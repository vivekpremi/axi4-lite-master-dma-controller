==> flow/design.v <==
`timescale 1ns / 1ps
`timescale 1ns / 1ps
module read_block (
    input  wire        clk,
    input  wire        rst,
    input  wire        start,            
    input  wire [31:0] start_addr,       
    input  wire [31:0] end_addr,         
    output reg  [31:0] mem_rd_addr,      
    output reg         mem_rd_en,        
    output reg         data_valid        
);
    reg active;
    reg [31:0] current_addr;
    always @(posedge clk or posedge rst) begin
        if (rst) begin
            active       <= 0;
            current_addr <= 32'b0;
            mem_rd_en    <= 0;
            mem_rd_addr  <= 32'b0;
            data_valid   <= 0;
        end else begin
            if (start) begin
                current_addr <= start_addr;
                active       <= 1;
                mem_rd_en    <= 1;
                mem_rd_addr  <= start_addr;
                data_valid   <= 0;
            end else if (active) begin
                mem_rd_en <= 1;
                mem_rd_addr <= current_addr;
                if (current_addr < end_addr) begin
                    current_addr <= current_addr + 4;
                    data_valid <= 1;
                end else begin
                    mem_rd_en  <= 0;
                    active     <= 0;
                    data_valid <= 1;  
                end
            end else begin
                mem_rd_en  <= 0;
                data_valid <= 0;
            end
        end
    end
endmodule
[Step by step through the tools: read_block]
The steps from the RTL of read_block to its reports follow in flow order.
Line numbers count from 1 in the design file above.
Operators: Yosys type, input widths -> output width; for muxes data width and select width s.
Library cell names are shortened.
Not given: --
Inputs
  design top: read_block
  clock: clk
  library: sky130hd
  corner: tt_025C_1v80

[Elaborated design]
Yosys after proc, flatten, opt, wreduce and memory -nomap, before mapping. Memory bits, and registers merged into a memory's read port (data or address), are not among the register bits. Print and check cells are not counted. Equal cells are merged and count once.
Bit counts
  register bits: 66
  input bits: 67
  word-level cells: 19
  output and inout port bits: 34
Cells by class
  reduce/logical cells: 3
  multiplexer cells: 10
  $lt $le $gt $ge: 1
  add/sub/neg operators: 1
Operators with widths (count)
  $mux 32: 5
  $add 32x3->32 const B: 1
  $lt 32x32->1: 1
  $mux 1: 5
  $reduce_bool 2->1: 2
  $reduce_and 2->1: 1

[Depth]
Depth = most cells in a row (Yosys ltp): at word level without a register or memory, in the mapped netlist without a sequential cell, where the memories' decode and read muxes count.
Logic depth
  depth after elaboration: 4
  ABC_AREA: 0
  gate-level depth with buffers: 10
  mapped depth without buffers: 8

[After synthesis]
Yosys stat after the flow's synthesis: flattened, memories mapped to cells. It holds for the ABC_AREA given above (unset counts as 0); a run with the other value may have another netlist.
Cells by type
  dfrtp_1: count 66, area in all 1.65E+03 µm²
  ha_1: count 32, area in all 400.384 µm²
  mux2i_1: count 29, area in all 290.278 µm²
  a21oi_1: count 41, area in all 205.197 µm²
  nor2_1: count 53, area in all 198.941 µm²
  inv_1: count 39, area in all 146.39 µm²
  a211oi_1: count 16, area in all 120.115 µm²
  nand3_1: count 23, area in all 115.11 µm²
  nand2_1: count 24, area in all 90.086 µm²
  nor3_1: count 18, area in all 90.086 µm²
  nand4_1: count 14, area in all 87.584 µm²
  o21ai_0: count 16, area in all 80.077 µm²
  o31ai_1: count 10, area in all 75.072 µm²
  clkbuf_1: count 18, area in all 67.565 µm²
  or4_1: count 9, area in all 67.565 µm²
  a31oi_1: count 10, area in all 62.56 µm²
  a21o_1: count 7, area in all 52.55 µm²
  mux2_2: count 4, area in all 45.043 µm²
Not listed: further types 32, cells in them 75.
Mapped netlist
  mapped cells: 504
  flip-flop cells: 66
  synthesis area: 4410.5 µm²
  buffers: 29
  sequential part of the area: 1651.6 µm²

[Path before layout]
OpenSTA on the mapped netlist: ideal clock, no wires. The path of least setup slack (recovery checks aside). Input and output delay are each 20% of the period. Register names are those of the netlist, which keeps one name where synthesis merged equal registers.
Path after synthesis
  path type: in2reg
  start point: input end_addr[30]
  end point: register current_addr[30]
  time at the first pin: 0.798 ns
  delay of the path: 2.138 ns
  stages on the path: 9
  required time: 3.864 ns
  external input delay: 0.798 ns
  buffers on the path: 1
  clock period: 3.99 ns
  library setup time: 0.126 ns
  arrival: 2.810 ns
  path slack: 1.054 ns
  synthesis period reached: 2.936 ns
"delay of the path" is the arrival time less input delay plus setup time.
"stages on the path" counts driving pins, that of a launching flip-flop among them; a cell with two outputs on the path counts twice.
"synthesis period reached" is the clock period less the worst setup slack; recovery checks do not enter. This is arithmetic on one report: input and output delays are still those of the set period (20% each).
The rows between start and end are the longest chain of elaborated cells between them; the timing report does not say that the signal goes this way. Where chains are equally long, one stands for them.
Each line given opens the expression or statement behind the cell; cells for indexed reads and writes are added by Yosys, which also makes memories of some case tables.
At most two assigning lines are given for a register; there are more.
Between the ends, after synthesis
  cells stage by stage: inv_1 -> ha_1 -> nand4_1 -> or3_1 -> a2111oi_2 -> o31a_1 -> buf_4 -> nor2_1 -> o311a_1
  cells in the longest elaborated chain: 4
  elaborated cells between the ends (all ways): 6
  source lines of those cells: 3
  those cells by class: compare (1); mux (3); reduce/logical (2)
Ends and longest elaborated chain, after synthesis
  from (decl): line 8  | input  wire [31:0] end_addr,
  $lt 32x32->1: line 32  | if (current_addr < end_addr) begin
  $mux 32: line 32
  $mux 32: line 29  | end else if (active) begin
  $mux 32: line 23  | if (start) begin
  to (assign): line 24  | current_addr <= start_addr;
  to (assign): line 33  | current_addr <= current_addr + 4;
  to (decl): line 14  | reg [31:0] current_addr;

==> runs of read_block <==
Stored flow runs of read_block (2 of them; Yosys, OpenROAD, sky130hd). They differ in their settings and are not a sequence. Constraints: input delay and output delay 20% of the set period each, output load 0.01 pF.

Flow files of run 1
==> flow/run.sh <==
#!/bin/bash
# the make line also repeats the synthesis and layout settings of config.mk as NAME=value (left out here)
make -C /OpenROAD-flow-scripts/flow DESIGN_CONFIG=/design/flow/config.mk WORK_HOME=/design/flow/orfs CLKGATE_MAP_FILE= finish
==> flow/config.mk <==
export PLATFORM = sky130hd
export DESIGN_NAME = read_block
export DESIGN_NICKNAME = read_block
export VERILOG_FILES = /design/flow/design.v
export SDC_FILE = /design/flow/constraint.sdc
export NUM_CORES = 4
export LEC_CHECK = 0
export CAP_MARGIN = 20
export CELL_PAD_IN_SITES_DETAIL_PLACEMENT = 1
export CELL_PAD_IN_SITES_GLOBAL_PLACEMENT = 0
export CORE_MARGIN = 10
export CORE_UTILIZATION = 57
export PLACE_DENSITY_LB_ADDON = 0.23
export SLEW_MARGIN = 20
export TNS_END_PERCENT = 50
==> flow/constraint.sdc <==
create_clock -name core_clock -period 2.5 [get_ports {clk}]
set_input_delay 0.5000 -clock core_clock [delete_from_list [all_inputs] [get_ports {clk}]]
set_output_delay 0.5000 -clock core_clock [all_outputs]
set_load 0.01 [all_outputs]

report of run 1: did not finish, place, DPL-0033

Flow files of run 2
==> flow/run.sh <==
#!/bin/bash
# the make line also repeats the synthesis and layout settings of config.mk as NAME=value (left out here)
make -C /OpenROAD-flow-scripts/flow DESIGN_CONFIG=/design/flow/config.mk WORK_HOME=/design/flow/orfs CLKGATE_MAP_FILE= finish
==> flow/config.mk <==
export PLATFORM = sky130hd
export DESIGN_NAME = read_block
export DESIGN_NICKNAME = read_block
export VERILOG_FILES = /design/flow/design.v
export SDC_FILE = /design/flow/constraint.sdc
export NUM_CORES = 4
export LEC_CHECK = 0
export CAP_MARGIN = 20
export CELL_PAD_IN_SITES_GLOBAL_PLACEMENT = 2
export CORE_MARGIN = 2
export CORE_UTILIZATION = 63
export GPL_TIMING_DRIVEN = 0
export MAX_ROUTING_LAYER = met4
export PLACE_DENSITY = 0.75
export SLEW_MARGIN = 20
==> flow/constraint.sdc <==
create_clock -name core_clock -period 1.86 [get_ports {clk}]
set_input_delay 0.3720 -clock core_clock [delete_from_list [all_inputs] [get_ports {clk}]]
set_output_delay 0.3720 -clock core_clock [all_outputs]
set_load 0.01 [all_outputs]

report of run 2: did not finish, place, GPL-0301
