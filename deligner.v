==> flow/design.v <==
`timescale 1ns / 1ps
module dealigner (
    input  wire        clk,
    input  wire        rst,
    input  wire        start,
    input  wire        fifo_valid,          
    input  wire [31:0] address,           
    input  wire [4:0]  length,            
    input  wire [31:0] fifo_data,        
    output reg         valid_out,         
    output reg         done,              
    output reg  [31:0] wr_data,           
    output reg  [3:0]  wr_strb       
);
      reg [4:0] bytes_written ;
    wire [1:0] offset = address[1:0];
    reg  [4:0] count;
    reg  [31:0] base_addr;
    reg  [31:0]  total_bytes;
    reg  active;
    reg [31:0] prev_buff;
        always @(posedge clk or posedge rst) begin
        if (rst) begin
            valid_out     <= 0;
            done          <= 0;
            count         <= 0;
            bytes_written <= 0;
            wr_data       <= 0;
            wr_strb       <= 0;
            prev_buff  <=  0;
            base_addr     <= 0;
            total_bytes   <= 0;
            active        <= 0;
        end else begin
            if (start) begin
                base_addr     <= {address[31:2], 2'b00};   
                count         <= 0;
                valid_out     <= 0;
                done          <= 0;
                bytes_written <= 0;
                prev_buff <=0;
                total_bytes   <= length;
                active        <= 1;
            end else if (active && fifo_valid) begin
                valid_out <= 1;
                if(bytes_written==0)begin
                    case(offset)
                        2'd0: wr_strb <= (length >= 4) ? 4'b1111 : (4'b1111 >>(4- length));
                        2'd1: wr_strb <= (length >= 3) ? 4'b1110 : {3'b111 >> (3-length),1'b0};
                        2'd2: wr_strb <= (length >= 2) ? 4'b1100 : {2'b11 >> (2-length),2'b00} ;
                        2'd3: wr_strb <= (length >= 1) ? 4'b1000 : {1'b1 >> (1-length),3'b000};
                    endcase
                    bytes_written <= (length >= 4-offset) ? 4-offset : length ;
                end
                else begin
                     if ((total_bytes - bytes_written) >= 4)  wr_strb <= 4'b1111;
                     else  wr_strb <= (4'b1111 >> (4-(total_bytes - bytes_written)));
                         bytes_written <= bytes_written + (((total_bytes - bytes_written) >= 4) ? 4 : (total_bytes - bytes_written));
                    end
                if(active && fifo_valid && bytes_written<length)begin
                               case (offset)
                                   2'd0:begin  
                                            wr_data <= fifo_data;
                                            valid_out<=1;
                                    end
                                   2'd1:begin
                                            wr_data <= {fifo_data[23:0],prev_buff[7:0]};
                                            prev_buff[7:0]<=fifo_data[31:24]; 
                                            valid_out<=1;
                                   end
                                   2'd2:begin
                                        wr_data <= {fifo_data[15:0],prev_buff[15:0]};
                                        prev_buff[15:0]<=fifo_data[31:16];
                                        valid_out<=1;
                                   end
                                   2'd3:begin
                                        wr_data <= {fifo_data[7:0],prev_buff[23:0]};
                                        prev_buff[23:0] <= fifo_data[31:8];
                                        valid_out<=1;
                                   end
                                   endcase   
                                    end
                if (bytes_written >= total_bytes - ((total_bytes - bytes_written >= 4) ? 4 : (total_bytes - bytes_written))) begin
                    done      <= 1;
                    active    <= 0;
                end
            end else begin
                valid_out <= 0;
            end
        end
    end
endmodule
---- Reports on dealigner ----
Tool output for the design above, in the order of the flow.
Lines are those of the file above, counted from 1.
The mark n/a stands for no value.
inputs
  top ..................................... dealigner
  clock ................................... clk
  cell library ............................ sky130hd
  timing corner ........................... tt_025C_1v80

---- Word-level counts ----
Counts by Yosys on the flattened word-level netlist (proc, flatten, opt, wreduce; memories kept). Register bits leave out memories and registers merged into their read ports (data or address). Print and check cells are left out. Cells with the same type and inputs are merged into one.
operators by class
  $add $sub $neg .......................... 9
  magnitude comparators ................... 8
  equality and inequality tests ........... 3
  shifts and indexed selects .............. 5
  muxes and demuxes ....................... 35
  bitwise logic cells ..................... 1
  reductions and logical operators ........ 17
operator list
  kind                                           count
  case mux 32 bit (select 4 bit)                 1
  two-way mux 8 bit                              10
  right shift 4 x 32 -> 4 bit with constant A    2
  >= comparator 5 x 32 -> 1 bit                  2
  right shift 1 x 32 -> 1 bit with constant A    1
  right shift 2 x 32 -> 2 bit with constant A    1
  subtractor 3 x 32 -> 32 bit with constant A    1
  right shift 3 x 32 -> 3 bit with constant A    1
  >= comparator 32 x 3 -> 1 bit with constant B  1
  subtractor 5 x 32 -> 32 bit                    1
  two-way mux 32 bit                             1
  case mux 8 bit (select 3 bit)                  1
  two-way mux 4 bit                              6
  two-way mux 5 bit                              4
  case mux 8 bit (select 2 bit)                  1
  case mux 4 bit (select 4 bit)                  1
  subtractor 2 x 5 -> 6 bit with constant A      2
  AND reduction 3 bit                            4
  >= comparator 5 x 2 -> 1 bit with constant B   2
  two-way mux 1 bit                              10
  nonzero test 2 bit                             4
  subtractor 1 x 5 -> 6 bit with constant A      1
  subtractor 3 x 5 -> 6 bit with constant A      1
  subtractor 5 x 5 -> 6 bit                      1
  >= comparator 5 x 1 -> 1 bit with constant B   1
  >= comparator 5 x 3 -> 1 bit with constant B   1
  adder 5 bit                                    1
  less-than comparator 5 bit                     1
Not listed: further kinds 11, cells in them 14.
word-level totals
  bits in registers ....................... 73
  input port bits ......................... 73
  output and inout bits ................... 38
  cells after elaboration ................. 88

---- Longest topological paths ----
Yosys ltp: most cells in a row. Word level: on the elaborated netlist, between registers, memories and ports. Mapped: between sequential cells and ports; inverters and the memories' decode and read muxes count.
logic depth
  word-level depth ........................ 8
  ABC_AREA ................................ 0
  mapped depth ............................ 26
  gate-level depth less buffers ........... 25

---- Synthesis result ----
Yosys stat after the flow's synthesis: flattened, memories mapped to cells. It holds for the ABC_AREA given above (unset counts as 0); a run with the other value may have another netlist.
cell types
  type                       count  area in all (µm²)
  sky130_fd_sc_hd__dfrtp_1   73     1.83E+03
  sky130_fd_sc_hd__ha_1      50     625.6
  sky130_fd_sc_hd__mux2_1    29     326.563
  sky130_fd_sc_hd__o21ai_0   54     270.259
  sky130_fd_sc_hd__nand2_1   60     225.216
  sky130_fd_sc_hd__a21oi_1   35     175.168
  sky130_fd_sc_hd__a222oi_1  16     160.154
  sky130_fd_sc_hd__mux2i_1   13     130.125
  sky130_fd_sc_hd__inv_1     34     127.622
  sky130_fd_sc_hd__a22oi_1   15     112.608
  sky130_fd_sc_hd__clkbuf_1  27     101.347
  sky130_fd_sc_hd__a311oi_1  10     87.584
  sky130_fd_sc_hd__a21bo_2   8      80.077
  sky130_fd_sc_hd__o311a_1   8      80.077
  sky130_fd_sc_hd__nor2_1    19     71.318
  sky130_fd_sc_hd__mux2_2    6      67.565
  sky130_fd_sc_hd__nand3_1   13     65.062
  sky130_fd_sc_hd__nand2b_1  10     62.56
Not listed: further types 54, cells in them 144.
synthesis totals
  cells in the netlist .................... 624
  mapped area ............................. 5736.8 µm²
  area of sequential cells ................ 1826.8 µm²
  mapped flip-flops ....................... 73
  buffer cells ............................ 38

---- Path before layout ----
Source: OpenSTA report_checks on the synthesized netlist (no wires, ideal clock, input and output delay 20% of the period each), path of least setup slack; recovery checks are left aside. Register names are those of the netlist, which keeps one name where synthesis merged equal registers.
timing post-synthesis
  path type ............................... flip-flop to flip-flop
  from .................................... register total_bytes[0]
  to ...................................... register active
  clock period ............................ 8.88 ns
  library setup time ...................... 0.130 ns
  time at the first pin ................... 0.000 ns
  arrival ................................. 5.088 ns
  data required time ...................... 8.750 ns
  path slack .............................. 3.662 ns
  delay of the path ....................... 5.218 ns
  stages on the path ...................... 27
  path buffers ............................ 1
  period reached after synthesis .......... 5.218 ns
"delay of the path" is the arrival time less input delay plus setup time.
"stages on the path": output pins that drive a net of the path, with the launching flip-flop's if there is one; two outputs of one cell count as two.
"period reached after synthesis" = period - worst setup slack (recovery checks aside). The figure is calculated, with input and output delays left at 20% of the set period.
Between the ends stands the longest chain of elaborated cells between them, by number of cells; it is not shown to be the way that was timed. Of several equally long chains one is given.
A line is the first line of the expression or statement that the cell stems from. Yosys adds cells for indexed reads and writes and turns some case tables into memories.
A register here has more assigning lines than the two given.
between the ends, post-synthesis
  cell sequence ........................... sky130_fd_sc_hd__dfrtp_1 -> sky130_fd_sc_hd__inv_1 -> sky130_fd_sc_hd__ha_1 -> sky130_fd_sc_hd__inv_1 -> sky130_fd_sc_hd__fa_1 -> sky130_fd_sc_hd__nand3b_1 -> sky130_fd_sc_hd__a21oi_1 -> sky130_fd_sc_hd__o211a_1 -> sky130_fd_sc_hd__clkbuf_1 -> sky130_fd_sc_hd__o22ai_1 -> sky130_fd_sc_hd__inv_1 -> sky130_fd_sc_hd__ha_1 -> sky130_fd_sc_hd__and2_1 -> sky130_fd_sc_hd__a41o_1 -> sky130_fd_sc_hd__nand2_1 -> sky130_fd_sc_hd__ha_1 -> sky130_fd_sc_hd__or4b_2 -> sky130_fd_sc_hd__a21oi_1 -> sky130_fd_sc_hd__o21ai_0 -> sky130_fd_sc_hd__o21ai_0 -> sky130_fd_sc_hd__ha_1 -> sky130_fd_sc_hd__nand4_1 -> sky130_fd_sc_hd__nor3b_1 -> sky130_fd_sc_hd__and4_1 -> sky130_fd_sc_hd__nand3_1 -> sky130_fd_sc_hd__o32ai_1 -> sky130_fd_sc_hd__nor2_1
  cells in the longest elaborated chain ... 8
  elaborated cells on any way between the ends .. 10
  classes of those cells .................. add/sub: 2; compare: 2; mux: 4; reduce/logical: 2
RTL lines, path post-synthesis
  item                           line  RTL
  start, assigned                32    total_bytes   <= 0;
  start, assigned                42    total_bytes   <= length;
  subtractor 5 x 5 -> 6 bit      83    if (bytes_written >= total_bytes - ((total_bytes - bytes_written >= 4) ? 4 : (total_bytes - bytes_written))) b ...
  >= comparator 32 x 3 -> 1 bit  83
  two-way mux 32 bit             83
  subtractor 5 x 32 -> 32 bit    83
  >= comparator 5 x 32 -> 1 bit  83
  two-way mux 1 bit              83
  two-way mux 1 bit              44    end else if (active && fifo_valid) begin
  two-way mux 1 bit              35    if (start) begin
  end, assigned                  33    active        <= 0;
  end, assigned                  43    active        <= 1;
  end, declared                  20    reg  active;

---- Timing after layout ----
From the final timing report of run 1: the path of least setup slack in the routed layout; clock arrival at registers is part of the times.
timing after layout
  path type ............................... flip-flop to flip-flop
  from .................................... register bytes_written[0]
  to ...................................... register active
  clock period ............................ 7.64 ns
  library setup time ...................... 0.12 ns
  time at the first pin ................... 0.34 ns
  arrival ................................. 6.39 ns
  data required time ...................... 7.86 ns
  path slack .............................. 1.47 ns
  stages on the path ...................... 25
  path buffers ............................ 0
Between the ends stands the longest chain of elaborated cells between them, by number of cells; it is not shown to be the way that was timed. Of several equally long chains one is given.
A register here has more assigning lines than the two given.
between the ends, after layout
  cell sequence ........................... sky130_fd_sc_hd__dfrtp_1 -> sky130_fd_sc_hd__ha_1 -> sky130_fd_sc_hd__inv_1 -> sky130_fd_sc_hd__fa_1 -> sky130_fd_sc_hd__nand3b_1 -> sky130_fd_sc_hd__a21oi_1 -> sky130_fd_sc_hd__o211a_1 -> sky130_fd_sc_hd__o22ai_1 -> sky130_fd_sc_hd__inv_1 -> sky130_fd_sc_hd__ha_1 -> sky130_fd_sc_hd__and2_1 -> sky130_fd_sc_hd__a41o_1 -> sky130_fd_sc_hd__nand2_1 -> sky130_fd_sc_hd__ha_1 -> sky130_fd_sc_hd__or4b_2 -> sky130_fd_sc_hd__a21oi_1 -> sky130_fd_sc_hd__o21ai_0 -> sky130_fd_sc_hd__o21ai_0 -> sky130_fd_sc_hd__ha_1 -> sky130_fd_sc_hd__nand4_1 -> sky130_fd_sc_hd__nor3b_1 -> sky130_fd_sc_hd__and4_1 -> sky130_fd_sc_hd__nand3_1 -> sky130_fd_sc_hd__o32ai_1 -> sky130_fd_sc_hd__nor2_1
  cells in the longest elaborated chain ... 8
  elaborated cells on any way between the ends .. 10
  classes of those cells .................. add/sub: 2; compare: 2; mux: 4; reduce/logical: 2
RTL lines, path after layout
  item                           line  RTL
  start, declared                15    reg [4:0] bytes_written ;
  start, assigned                53    bytes_written <= (length >= 4-offset) ? 4-offset : length ;
  start, assigned                58    bytes_written <= bytes_written + (((total_bytes - bytes_written) >= 4) ? 4 : (total_bytes - bytes_written));
  subtractor 5 x 5 -> 6 bit      83    if (bytes_written >= total_bytes - ((total_bytes - bytes_written >= 4) ? 4 : (total_bytes - bytes_written))) b ...
  >= comparator 32 x 3 -> 1 bit  83
  two-way mux 32 bit             83
  subtractor 5 x 32 -> 32 bit    83
  >= comparator 5 x 32 -> 1 bit  83
  two-way mux 1 bit              83
  two-way mux 1 bit              44    end else if (active && fifo_valid) begin
  two-way mux 1 bit              35    if (start) begin
  end, assigned                  33    active        <= 0;
  end, assigned                  43    active        <= 1;
  end, declared                  20    reg  active;

Add stored flow runs of dealigner

Flow measurements of dealigner on sky130hd: 2 stored runs with different settings, listed in no order. Input and output delays are each 20% of the period that was set; the output load is 0.01 pF.
"reached clock period": clock period set for the run, less the worst setup slack. It is reckoned from that one timing run; input and output delays stay at 20% of the period that was set.
"time on the worst setup path" = time allowed to the worst setup path (clock period - input delay - output delay, where it has them) - its slack; a late launch clock adds to it, a late capture clock takes from it.
"total power of the final layout": no workload was simulated; the value follows from the tool's default switching activity.

---- run 1 ----
settings
  period_ns = 7.64
  CAP_MARGIN = 20
  CORE_MARGIN = 2
  CORE_UTILIZATION = 40
  SLEW_MARGIN = 20
results
  overall die area ........................ 15315.3 µm²
  netlist area reported by Yosys .......... 5736.8 µm²
  time on the worst setup path ............ 6.17 ns
  type of the worst setup path ............ flip-flop to flip-flop
  worst setup slack after layout .......... 1.470 ns
  utilization ............................. 0.502
  area of the standard cells in the finished layout .. 6998.0 µm²
  total power of the final layout ......... 2302 uW
  setup total negative slack .............. 0.000 ns
  smallest hold slack ..................... 0.487 ns
  reached clock period .................... 6.170 ns

---- run 2 ----
settings
  period_ns = 5.21
  CORE_UTILIZATION = 62
  SETUP_SLACK_MARGIN = 1.46
  PLACE_DENSITY_LB_ADDON = 0.09
  CORE_ASPECT_RATIO = 0.89
  TNS_END_PERCENT = 75
  GPL_TIMING_DRIVEN = 0
  GPL_ROUTABILITY_DRIVEN = 1
  CAP_MARGIN = 35
  SLEW_MARGIN = 25
  MAX_ROUTING_LAYER = met4
  CORE_MARGIN = 2
results
  area of the standard cells in the finished layout .. 7533.5 µm²
  time on the worst setup path ............ 5.19 ns
  type of the worst setup path ............ flip-flop to flip-flop
  worst setup slack after layout .......... 0.022 ns
  reached clock period .................... 5.188 ns
  setup total negative slack .............. 0.000 ns
  overall die area ........................ 10039.2 µm²
  total power of the final layout ......... 3900 uW
  utilization ............................. 0.826
  netlist area reported by Yosys .......... 5736.8 µm²
  smallest hold slack ..................... 0.500 ns
